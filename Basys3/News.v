==> flow/design.v <==
module newspaper_vending_machine(
    input wire clk,              
    input wire reset,            
    input wire coin5,             
    input wire coin10,            
    input wire coin15,            
    output reg newspaper,         
    output reg [4:0] led_amount   
);
    parameter S0  = 3'b000;    
    parameter S5  = 3'b001;    
    parameter S10 = 3'b010;    
    parameter S15 = 3'b011;    
    parameter S20 = 3'b100;    
    parameter S25 = 3'b101;    
    reg [2:0] state, next_state;
    parameter DEBOUNCE_TIME = 1_000_000;
    reg [19:0] debounce_counter5, debounce_counter10, debounce_counter15;
    reg coin5_sync1, coin5_sync2;
    reg coin10_sync1, coin10_sync2;
    reg coin15_sync1, coin15_sync2;
    reg reset_sync1, reset_sync2;
    reg coin5_prev, coin10_prev, coin15_prev;
    wire coin5_edge, coin10_edge, coin15_edge;
    reg coin5_stable, coin10_stable, coin15_stable;
    reg coin5_last, coin10_last, coin15_last;
    parameter DISPLAY_TIME = 200_000_000;  
    reg [27:0] display_counter;
    reg displaying;
    always @(posedge clk) begin
        coin5_sync1  <= coin5;
        coin5_sync2  <= coin5_sync1;
        coin10_sync1 <= coin10;
        coin10_sync2 <= coin10_sync1;
        coin15_sync1 <= coin15;
        coin15_sync2 <= coin15_sync1;
        reset_sync1  <= reset;
        reset_sync2  <= reset_sync1;
    end
    always @(posedge clk) begin
        if (reset_sync2) begin
            debounce_counter5 <= 0;
            coin5_stable <= 0;
            coin5_last <= 0;
        end else begin
            if (coin5_sync2 != coin5_last) begin
                debounce_counter5 <= 0;
                coin5_last <= coin5_sync2;
            end else if (debounce_counter5 < DEBOUNCE_TIME) begin
                debounce_counter5 <= debounce_counter5 + 1;
            end else begin
                coin5_stable <= coin5_last;
            end
        end
    end
    always @(posedge clk) begin
        if (reset_sync2) begin
            debounce_counter10 <= 0;
            coin10_stable <= 0;
            coin10_last <= 0;
        end else begin
            if (coin10_sync2 != coin10_last) begin
                debounce_counter10 <= 0;
                coin10_last <= coin10_sync2;
            end else if (debounce_counter10 < DEBOUNCE_TIME) begin
                debounce_counter10 <= debounce_counter10 + 1;
            end else begin
                coin10_stable <= coin10_last;
            end
        end
    end
    always @(posedge clk) begin
        if (reset_sync2) begin
            debounce_counter15 <= 0;
            coin15_stable <= 0;
            coin15_last <= 0;
        end else begin
            if (coin15_sync2 != coin15_last) begin
                debounce_counter15 <= 0;
                coin15_last <= coin15_sync2;
            end else if (debounce_counter15 < DEBOUNCE_TIME) begin
                debounce_counter15 <= debounce_counter15 + 1;
            end else begin
                coin15_stable <= coin15_last;
            end
        end
    end
    always @(posedge clk) begin
        if (reset_sync2) begin
            coin5_prev  <= 0;
            coin10_prev <= 0;
            coin15_prev <= 0;
        end else begin
            coin5_prev  <= coin5_stable;
            coin10_prev <= coin10_stable;
            coin15_prev <= coin15_stable;
        end
    end
    assign coin5_edge  = coin5_stable  & ~coin5_prev;
    assign coin10_edge = coin10_stable & ~coin10_prev;
    assign coin15_edge = coin15_stable & ~coin15_prev;
    always @(posedge clk) begin
        if (reset_sync2)
            state <= S0;
        else
            state <= next_state;
    end
    always @(*) begin
        next_state = state;
        case (state)
            S0:  if (coin5_edge) next_state = S5;
                 else if (coin10_edge) next_state = S10;
                 else if (coin15_edge) next_state = S15;
            S5:  if (coin5_edge) next_state = S10;
                 else if (coin10_edge) next_state = S15;
                 else if (coin15_edge) next_state = S20;
            S10: if (coin5_edge) next_state = S15;
                 else if (coin10_edge) next_state = S20;
                 else if (coin15_edge) next_state = S25;
            S15, S20, S25:
                 if (!displaying) next_state = S0;
            default: next_state = S0;
        endcase
    end
    always @(posedge clk) begin
        if (reset_sync2) begin
            display_counter <= 0;
            displaying <= 0;
        end else begin
            if ((state == S15 || state == S20 || state == S25) && !displaying) begin
                displaying <= 1;
                display_counter <= 0;
            end else if (displaying) begin
                if (display_counter < DISPLAY_TIME)
                    display_counter <= display_counter + 1;
                else begin
                    displaying <= 0;
                    display_counter <= 0;
                end
            end
        end
    end
    always @(posedge clk) begin
        if (reset_sync2)
            newspaper <= 0;
        else
            newspaper <= displaying;
    end
    always @(*) begin
        case (state)
            S0:  led_amount = 5'b00000;
            S5:  led_amount = 5'b00001;
            S10: led_amount = 5'b00011;
            S15: led_amount = 5'b00111;
            S20: led_amount = 5'b01111;
            S25: led_amount = 5'b11111;
            default: led_amount = 5'b00000;
        endcase
    end
endmodule
* Reports on newspaper_vending_machine
The steps from the RTL of newspaper_vending_machine to its reports follow in flow order.
Lines are those of the file above, counted from 1.
Cell names lack the library's common part.
A cell with n/a has no value.
- Top module :: newspaper_vending_machine
- Clock input :: clk
- Library :: sky130hd
- Library corner :: tt_025C_1v80

* Elaborated design
Source: Yosys, flattened and elaborated, memories not mapped. Widths are those after wreduce. Registers that Yosys merges into a memory's read port (data or address) are not register bits. Print and check cells do not count. Equal cells are merged and count once.
- Multiplexer cells :: 16
- Order comparisons :: 4
- Bitwise operators :: 12
- $add $sub $neg :: 4
- Reductions and logical operators :: 14
- Eq/ne operators :: 12
** Operators by type and width (count)
- adder 20 x 1 -> 20 bit with constant B :: 3
- less-than comparator 20 bit with constant B :: 3
- two-way mux 3 bit :: 10
- adder 28 x 1 -> 28 bit with constant B :: 1
- less-than comparator 28 bit with constant B :: 1
- two-way mux 28 bit :: 1
- parallel mux 5 bit (select 5 bit) :: 1
- != test 4 bit with constant B :: 3
- parallel mux 3 bit (select 4 bit) :: 1
- inverter 1 bit :: 9
- OR reduction 2 bit :: 4
- AND reduction 2 bit :: 3
- == test 3 x 2 -> 1 bit with constant B :: 2
- == test 3 bit with constant B :: 2
- AND reduction 4 bit :: 1
- != test 1 bit :: 3
- AND 1 bit :: 3
- == test 3 x 1 -> 1 bit with constant B :: 1
- zero test 3 bit :: 1
- OR reduction 3 bit :: 1
- two-way mux 1 bit :: 3
- logical OR 1 bit :: 2
- != test 2 bit with constant B :: 1
- logical AND 1 bit :: 1
- zero test 1 bit :: 1
- Register bits after elaboration :: 110
- Bits of input ports :: 5
- Elaborated cells :: 86
- Output and inout port bits :: 6

* Logic depth
Yosys ltp: most cells in a row. Word level: on the elaborated netlist, between registers, memories and ports. Mapped: between sequential cells and ports; inverters and the memories' decode and read muxes count.
- Word-level depth :: 6
- ABC_AREA :: 0
- Depth in mapped cells :: 7
- Depth with buffers taken out :: 6

* After synthesis
Source: synth_stat.txt of the flow (Yosys; design flattened, memories mapped). It holds for the ABC_AREA given above (unset counts as 0); a run with the other value may have another netlist.
Totals and module areas in this step are rounded.
- Sequential area :: 2260 um2
- Cell area after synthesis :: 5310 um2
- Buffers :: 31
- Mapped flip-flops :: 113
- Mapped cells :: 634
** Cell types
- dfxtp_1 :: count 113, total area 2262.17 um2
- xnor2_1 :: count 35, total area 306.544 um2
- nand3_1 :: count 48, total area 240.23 um2
- nor2_1 :: count 57, total area 213.955 um2
- nand2_1 :: count 54, total area 202.694 um2
- a31oi_1 :: count 27, total area 168.912 um2
- a21oi_1 :: count 30, total area 150.144 um2
- nand4_1 :: count 22, total area 137.632 um2
- a211oi_1 :: count 18, total area 135.13 um2
- o21ai_0 :: count 20, total area 100.096 um2
- clkbuf_1 :: count 26, total area 97.594 um2
- and4_1 :: count 11, total area 96.342 um2
- nor2b_1 :: count 13, total area 81.328 um2
- o211ai_1 :: count 10, total area 75.072 um2
- inv_1 :: count 19, total area 71.318 um2
- a41oi_1 :: count 8, total area 70.067 um2
- and3_1 :: count 11, total area 68.816 um2
- or3_1 :: count 10, total area 62.56 um2
Not listed: further types 32, cells in them 102.

* Timing after synthesis
Path of least setup slack by OpenSTA after synthesis, without wires, with an ideal clock, recovery checks aside; 20% of the period is set as input and as output delay. Where synthesis merged equal registers, the netlist keeps one of their names.
- Path type :: register to register
- From :: reg debounce_counter15[11]
- To :: reg debounce_counter15[15]
- Clock period :: 2360 ps
- Delay of the path :: 2077 ps
- Driving pins on the path :: 7
- Buffers on the path :: 1
- Required time :: 2301 ps
- Path slack :: 283 ps
- Library setup time :: 59 ps
- Time at the first pin :: 0 ps
- Data arrival time :: 2018 ps
- Synthesis period reached :: 2077 ps
"delay of the path" = arrival - input delay + setup time.
"driving pins on the path": output pins that drive a net of the path, with the launching flip-flop's if there is one; two outputs of one cell count as two.
"synthesis period reached" = period - worst setup slack (recovery checks aside). The figure is calculated, with input and output delays left at 20% of the set period.
The rows between start and end are the longest chain of elaborated cells between them; the timing report does not say that the signal goes this way. Where chains are equally long, one stands for them.
A line is the first line of the expression or statement that the cell stems from. Yosys adds cells for indexed reads and writes and turns some case tables into memories.
A register here has more assigning lines than the two given.
- Cell sequence :: dfxtp_1 -> or4_4 -> or3_1 -> buf_6 -> a21o_1 -> or4_1 -> nand2_1
- Length of the longest elaborated chain :: 1
- Elaborated cells between the ends (all ways) :: 2
- RTL lines with such cells :: 2
- Classes of those cells :: 1 x add/sub; 1 x compare
** Ends and longest elaborated chain, post-synthesis
- start: declaration :: RTL line 18 : reg [19:0] debounce_counter5, debounce_counter10, debounce_counter15;
- start: assignment :: RTL line 74 : debounce_counter15 <= 0;
- start: assignment :: RTL line 82 : debounce_counter15 <= debounce_counter15 + 1;
- adder 20 x 1 -> 20 bit :: RTL line 82
- end: assignment :: RTL line 79 : debounce_counter15 <= 0;
- end: assignment :: RTL line 82
- end: declaration :: RTL line 18

* Path in the finished layout
From the final timing report of stored run 1: the path of least setup slack in the routed layout; clock arrival at registers is part of the times.
The path's times are printed in steps of 10 ps; the period is the one set.
- Path type :: register to output
- From :: reg state
- To :: out led_amount[0]
- Buffers on the path :: 1
- Clock period :: 2700 ps
- External output delay :: 540 ps
- Time at the first pin :: 510 ps
- Required time :: 2160 ps
- Data arrival time :: 2090 ps
- Driving pins on the path :: 4
- Path slack :: 70 ps
Where an end lacks its bit number, it is one bit of the signal, or one of the new flip-flops if synthesis recoded a state register.
- Cell sequence :: dfxtp_1 -> or3_1 -> or3_1 -> clkdlybuf4s50_1
** Ends and longest elaborated chain, after layout
- start: declaration :: RTL line 16 : reg [2:0] state, next_state;
- start: assignment :: RTL line 104 : state <= S0;
- start: assignment :: RTL line 106 : state <= next_state;
- end: declaration :: RTL line 8 : output reg [4:0] led_amount
Chain of elaborated cells between the ends: none given.

Ticket comment

Settings and measured results of 2 stored flow runs for module newspaper_vending_machine (sky130hd), not sorted in any way. The constraints put input and output delay at 20% of the set period each and load the outputs with 0.01 pF.
"clock period reached" means the clock period less the worst setup slack. The figure is calculated, with input and output delays left at 20% of the set period.
By "time on the worst setup path" is meant the share of the clock period that the worst setup path is allowed (20% is reserved at inputs, 20% at outputs), minus its slack. Clock arrival times at its registers enter into it.
"power consumption" rests on the timing tool's default activity at the inputs, not on a simulated workload.
"time on the worst setup path" is known to 10 ps.
Results are given in rounded form.

** Stored run 1
- Settings :: period_ns=2.7; CORE_UTILIZATION=61; PLACE_DENSITY_LB_ADDON=0.1; CELL_PAD_IN_SITES_DETAIL_PLACEMENT=0; ABC_AREA=0; GPL_TIMING_DRIVEN=1; CTS_CLUSTER_DIAMETER=109; SLEW_MARGIN=10; CAP_MARGIN=20; CORE_MARGIN=2
- Time on the worst setup path :: 2090 ps
- Critical path kind :: register to output
- Clock period reached :: 2635 ps
- Worst setup slack after layout :: 65 ps
- Worst hold slack in the final report :: 326 ps
- Chip area after synthesis (Yosys) :: 5310 um2
- Setup TNS :: 0 ps
- Standard-cell area after routing :: 6190 um2
- Power consumption :: 0.0043 W
- Utilization :: 72.1 %
- Die footprint :: 9460 um2

** Stored run 2
- Settings :: period_ns=1.86; CORE_UTILIZATION=72; PLACE_DENSITY=0.57; CELL_PAD_IN_SITES_GLOBAL_PLACEMENT=0; CELL_PAD_IN_SITES_DETAIL_PLACEMENT=0; ABC_AREA=0; CTS_CLUSTER_DIAMETER=65; CAP_MARGIN=40; CORE_MARGIN=2; SLEW_MARGIN=20
- Outcome :: no results, routing failed with DPL-0038
